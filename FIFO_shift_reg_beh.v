==> flow/design.v <==
`timescale 1ns / 1ps                                       
module FIFO_shift_reg_beh
#(
    parameter FIFO_width = 32,                           
    parameter FIFO_depth = 10
 )
(
    output reg [FIFO_width - 1 : 0] dataOut,                 
    output empty, full,                                      
    input readEnable, writeEnable,                           
    input [FIFO_width - 1 : 0] dataIn,                       
    input enable, reset, clk                                 
    );
    parameter noAddressBits = $clog2(FIFO_depth);                    
    reg [FIFO_width - 1 : 0] FIFO_memory [FIFO_depth - 1 : 0];       
    reg [noAddressBits - 1 : 0]  writePosition = 0;                  
    reg fullFlag = 1'b0;                                             
    assign empty = (writePosition == 0)? 1'b1:1'b0;                  
    assign full = ((writePosition == FIFO_depth - 1) && fullFlag)? 1'b1:1'b0;      
    integer i;                                                       
    always @(posedge clk)                                    
        begin 
            if(enable == 0)                                  
                begin
                end
            else
                begin
                    if(reset == 1)                           
                        begin
                            writePosition <= 0;
                            dataOut <= 0;
                            fullFlag <= 0;              
                            for (i = 0; i < FIFO_depth; i = i + 1)    
                                begin
                                    FIFO_memory[i] <= {FIFO_width{1'b0}};      
                                end
                        end
                    else if (readEnable && !empty)           
                        begin
                            dataOut <= FIFO_memory[0];       
                            for(i = 0; i < FIFO_depth - 1; i = i + 1)       
                                begin
                                    FIFO_memory[i] <= FIFO_memory[i+1];             
                                end
                            FIFO_memory[FIFO_depth - 1] <= {FIFO_width{1'b0}};              
                            writePosition <= writePosition - 1;       
                            fullFlag <= 1'b0;                         
                        end                
                    else if (writeEnable && !full)             
                        begin
                            FIFO_memory[writePosition] <= dataIn;           
                            if(writePosition == FIFO_depth - 1)
                                begin
                                    fullFlag <= 1'b1;                
                                end
                            else
                                begin
                                    writePosition <= writePosition + 1;      
                                end
                        end
                    else
                        begin
                        end 
                end
        end    
endmodule
Reports on FIFO_shift_reg_beh
What the tools print for FIFO_shift_reg_beh, step after step.
Lines are those of the file above, counted from 1.
A cell with - has no value.
Set-up
  top: FIFO_shift_reg_beh
  clock: clk
  cell library: sky130hd
  timing corner: tt_025C_1v80

After elaboration
Counts by Yosys on the flattened word-level netlist (proc, flatten, opt, wreduce; memories kept). Register bits leave out memories and registers merged into their read ports (data or address). Print and check cells are left out.
Memory sizes are those after Yosys's memory passes, which may raise the word count (mostly to a power of two), join words into wider ones and drop unused or constant bits.
Word-level totals
  flip-flop bits (word level): 5
  bits in latches: 0
  bits in writable memories: 512
  memory bits (read-only): 0
  memory cells: 1
  input bits: 37
  output and inout bits: 34
  elaborated cells: 73
Memory list
  FIFO_memory: depth 16, bits a word 32, line 15  | reg [FIFO_width - 1 : 0] FIFO_memory [FIFO_depth - 1 : 0];
Operators by class
  add/sub/neg operators: 2
  multiply operators: 0
  divide/modulo/power cells: 0
  $lt $le $gt $ge: 0
  equality and inequality tests: 2
  shifts and indexed selects: 0
  multiplexer cells: 52
  bitwise operators: 1
  reductions and logical operators: 13
Operators with widths (number)
  two-way mux 32 bit: 32
  two-way mux 4 bit: 7
  two-way mux 1 bit: 13
  AND reduction 3 bit: 2
  nonzero test 3 bit: 2
  adder 4 x 1 -> 4 bit (second input constant): 1
  subtractor 4 x 1 -> 4 bit (second input constant): 1
  equality test 4 bit (second input constant): 1
  logical NOT 4 bit: 1
  logical AND 1 bit: 3
  != test 3 bit (second input constant): 1
  logical NOT 1 bit: 2
  AND reduction 2 bit: 1
  nonzero test 2 bit: 1
  OR reduction 2 bit: 1
  OR 1 bit: 1

Longest topological paths
Depth = most cells in a row (Yosys ltp): at word level without a register or memory, in the mapped netlist without a sequential cell, where the memories' decode and read muxes count.
Logic depth
  word-level depth: 9
  ABC_AREA: 1
  mapped depth: 12
  mapped depth without buffers: 11

Mapped cells and area
Yosys stat after the flow's synthesis: flattened, memories mapped to cells. It holds for the ABC_AREA given above (unset counts as 0); a run with the other value may have another netlist.
Totals and module areas in this step are rounded.
Synthesis totals
  cells in the netlist: 1568
  cell area after synthesis: 0.016 mm2
  sequential part of the area: 0.011 mm2
  flip-flop cells: 357
  buffer cells: 131
Cells by type
  sky130_fd_sc_hd__edfxtp_1: number 357, total area 1.07E+04 um2
  sky130_fd_sc_hd__nand2_1: number 615, total area 2.31E+03 um2
  sky130_fd_sc_hd__nand3_1: number 292, total area 1.46E+03 um2
  sky130_fd_sc_hd__buf_2: number 61, total area 305.293 um2
  sky130_fd_sc_hd__nor2_1: number 81, total area 304.042 um2
  sky130_fd_sc_hd__inv_1: number 79, total area 296.534 um2
  sky130_fd_sc_hd__clkbuf_1: number 35, total area 131.376 um2
  sky130_fd_sc_hd__buf_1: number 32, total area 120.115 um2
  sky130_fd_sc_hd__buf_4: number 3, total area 22.522 um2
  sky130_fd_sc_hd__nand2_4: number 2, total area 22.522 um2
  sky130_fd_sc_hd__nor2_8: number 1, total area 20.019 um2
  sky130_fd_sc_hd__ha_1: number 1, total area 12.512 um2
  sky130_fd_sc_hd__nand2_2: number 2, total area 12.512 um2
  sky130_fd_sc_hd__nor2_4: number 1, total area 11.261 um2
  sky130_fd_sc_hd__a21oi_1: number 2, total area 10.01 um2
  sky130_fd_sc_hd__xor2_1: number 1, total area 8.758 um2
  sky130_fd_sc_hd__nor2_2: number 1, total area 6.256 um2
  sky130_fd_sc_hd__nor3_1: number 1, total area 5.005 um2
  sky130_fd_sc_hd__clkinv_1: number 1, total area 3.754 um2

Path before layout
Source: OpenSTA report_checks on the synthesized netlist (no wires, ideal clock, input and output delay 20% of the period each), path of least setup slack; recovery checks are left aside. Register names are those of the netlist, which keeps one name where synthesis merged equal registers.
Timing after synthesis
  kind: input to register
  start: input port reset
  end: memory FIFO_memory[9][0]
  clock period: 6.22 ns
  external input delay: 1.244 ns
  library setup time: 0.389 ns
  time at the first pin: 1.244 ns
  arrival: 2.823 ns
  required time: 5.831 ns
  setup slack: 3.007 ns
  delay of the path: 1.968 ns
  stages: 7
  path buffers: 2
  synthesis period reached: 3.213 ns
"delay of the path" is the arrival time less input delay plus setup time.
"stages": output pins that drive a net of the path, with the launching flip-flop's if there is one; two outputs of one cell count as two.
"synthesis period reached" is the clock period less the worst setup slack; recovery checks do not enter. This is arithmetic on one report: input and output delays are still those of the set period (20% each).
Between the ends stands the longest chain of elaborated cells between them, by number of cells; it is not shown to be the way that was timed. Of several equally long chains one is given.
A line is the first line of the expression or statement that the cell stems from. Yosys adds cells for indexed reads and writes and turns some case tables into memories.
Only ways into the end's enable, where the timed path ends, are counted here.
On the way, after synthesis
  cell sequence: sky130_fd_sc_hd__clkbuf_1 -> sky130_fd_sc_hd__inv_1 -> sky130_fd_sc_hd__nand2_4 -> sky130_fd_sc_hd__nor2_1 -> sky130_fd_sc_hd__nand3_1 -> sky130_fd_sc_hd__buf_2 -> sky130_fd_sc_hd__nand2_1
  length of the longest elaborated chain: 3
  elaborated cells between the ends (all ways): 9
  source lines of those cells: 2
  those cells by class: mux: 8; logic: 1
RTL lines, path after synthesis
  from (decl): line 12  | input enable, reset, clk
  two-way mux 1 bit: line 28  | if(reset == 1)
  two-way mux 1 bit: line 23  | if(enable == 0)
  OR 1 bit
  to (decl): line 15  | reg [FIFO_width - 1 : 0] FIFO_memory [FIFO_depth - 1 : 0];

Path in the finished layout
From the final timing report of run 1: the path of least setup slack in the routed layout; clock arrival at registers is part of the times.
Timing after layout
  kind: register to output
  start: register writePosition[2]
  end: output port empty
  clock period: 4.87 ns
  output delay: 0.97 ns
  time at the first pin: 0.54 ns
  arrival: 2.53 ns
  required time: 3.90 ns
  setup slack: 1.37 ns
  stages: 6
  path buffers: 2
Between the ends stands the longest chain of elaborated cells between them, by number of cells; it is not shown to be the way that was timed. Of several equally long chains one is given.
A register here has more assigning lines than the two given.
On the way, after layout
  cell sequence: sky130_fd_sc_hd__edfxtp_1 -> sky130_fd_sc_hd__nor2_1 -> sky130_fd_sc_hd__nand2_2 -> sky130_fd_sc_hd__clkinv_1 -> sky130_fd_sc_hd__clkbuf_1 -> sky130_fd_sc_hd__clkdlybuf4s50_1
  length of the longest elaborated chain: 2
  elaborated cells between the ends (all ways): 2
  source lines of those cells: 1
  those cells by class: mux: 1; reduce/logical: 1
RTL lines, path after layout
  from (decl): line 16  | reg [noAddressBits - 1 : 0]  writePosition = 0;
  from (assign): line 46  | writePosition <= writePosition - 1;
  from (assign): line 58  | writePosition <= writePosition + 1;
  logical NOT 4 bit: line 18  | assign empty = (writePosition == 0)? 1'b1:1'b0;
  two-way mux 1 bit: line 18
  to (decl): line 9  | output empty, full,

Measured results for FIFO_shift_reg_beh: 2 stored runs of the Yosys and OpenROAD flow on sky130hd. The settings differ; the order carries no meaning. The constraints put input and output delay at 20% of the set period each and load the outputs with 0.01 pF.
"achieved clock period" is the run's clock period less its worst setup slack. It is reckoned from that one timing run; input and output delays stay at 20% of the period that was set.
"worst setup path time" = time allowed to the worst setup path (clock period - input delay - output delay, where it has them) - its slack; a late launch clock adds to it, a late capture clock takes from it.
"power" is the tool's figure for a default switching activity; nothing was simulated.
The measured numbers are rounded.

Run 1
==> flow/run.sh <==
#!/bin/bash
# the make line also repeats the synthesis and layout settings of config.mk as NAME=value (left out here)
make -C /OpenROAD-flow-scripts/flow DESIGN_CONFIG=/design/flow/config.mk WORK_HOME=/design/flow/orfs CLKGATE_MAP_FILE= finish
==> flow/config.mk <==
export PLATFORM = sky130hd
export DESIGN_NAME = FIFO_shift_reg_beh
export DESIGN_NICKNAME = FIFO_shift_reg_beh
export VERILOG_FILES = /design/flow/design.v
export SDC_FILE = /design/flow/constraint.sdc
export NUM_CORES = 4
export LEC_CHECK = 0
export ABC_AREA = 1
export CAP_MARGIN = 15
export CELL_PAD_IN_SITES_GLOBAL_PLACEMENT = 0
export CORE_MARGIN = 2
export CORE_UTILIZATION = 28
export GPL_TIMING_DRIVEN = 0
export MAX_ROUTING_LAYER = met4
export MIN_ROUTING_LAYER = met1
export PLACE_DENSITY_LB_ADDON = 0.21
export SLEW_MARGIN = 10
==> flow/constraint.sdc <==
create_clock -name core_clock -period 4.87 [get_ports {clk}]
set_input_delay 0.9740 -clock core_clock [delete_from_list [all_inputs] [get_ports {clk}]]
set_output_delay 0.9740 -clock core_clock [all_outputs]
set_load 0.01 [all_outputs]

==> results of run 1 <==
chip area after synthesis (Yosys): 0.016 mm2
die area: 0.058 mm2
standard-cell area of the final layout: 0.018 mm2
utilization: 33%
worst setup slack after layout: 1.4 ns
total negative slack: 0.000 ns
worst hold slack: 0.51 ns
power: 6900 uW
achieved clock period: 3.504 ns
worst setup path time: 2.53 ns
worst setup path kind: register to output

Run 2
==> flow/run.sh <==
#!/bin/bash
# the make line also repeats the synthesis and layout settings of config.mk as NAME=value (left out here)
make -C /OpenROAD-flow-scripts/flow DESIGN_CONFIG=/design/flow/config.mk WORK_HOME=/design/flow/orfs CLKGATE_MAP_FILE= finish
==> flow/config.mk <==
export PLATFORM = sky130hd
export DESIGN_NAME = FIFO_shift_reg_beh
export DESIGN_NICKNAME = FIFO_shift_reg_beh
export VERILOG_FILES = /design/flow/design.v
export SDC_FILE = /design/flow/constraint.sdc
export NUM_CORES = 4
export LEC_CHECK = 0
export CAP_MARGIN = 20
export CORE_ASPECT_RATIO = 0.76
export CORE_MARGIN = 10
export CORE_UTILIZATION = 43
export CTS_CLUSTER_SIZE = 96
export GPL_ROUTABILITY_DRIVEN = 0
export MAX_ROUTING_LAYER = met5
export PLACE_DENSITY_LB_ADDON = 0.07
export SLEW_MARGIN = 10
export TNS_END_PERCENT = 85
==> flow/constraint.sdc <==
create_clock -name core_clock -period 6.63 [get_ports {clk}]
set_input_delay 1.3260 -clock core_clock [delete_from_list [all_inputs] [get_ports {clk}]]
set_output_delay 1.3260 -clock core_clock [all_outputs]
set_load 0.01 [all_outputs]

==> results of run 2 <==
chip area after synthesis (Yosys): 0.015 mm2
die area: 0.042 mm2
standard-cell area of the final layout: 0.017 mm2
utilization: 50%
worst setup slack after layout: 2.1 ns
total negative slack: 0.000 ns
worst hold slack: 0.53 ns
power: 5200 uW
achieved clock period: 4.481 ns
worst setup path time: 3.16 ns
worst setup path kind: input to register
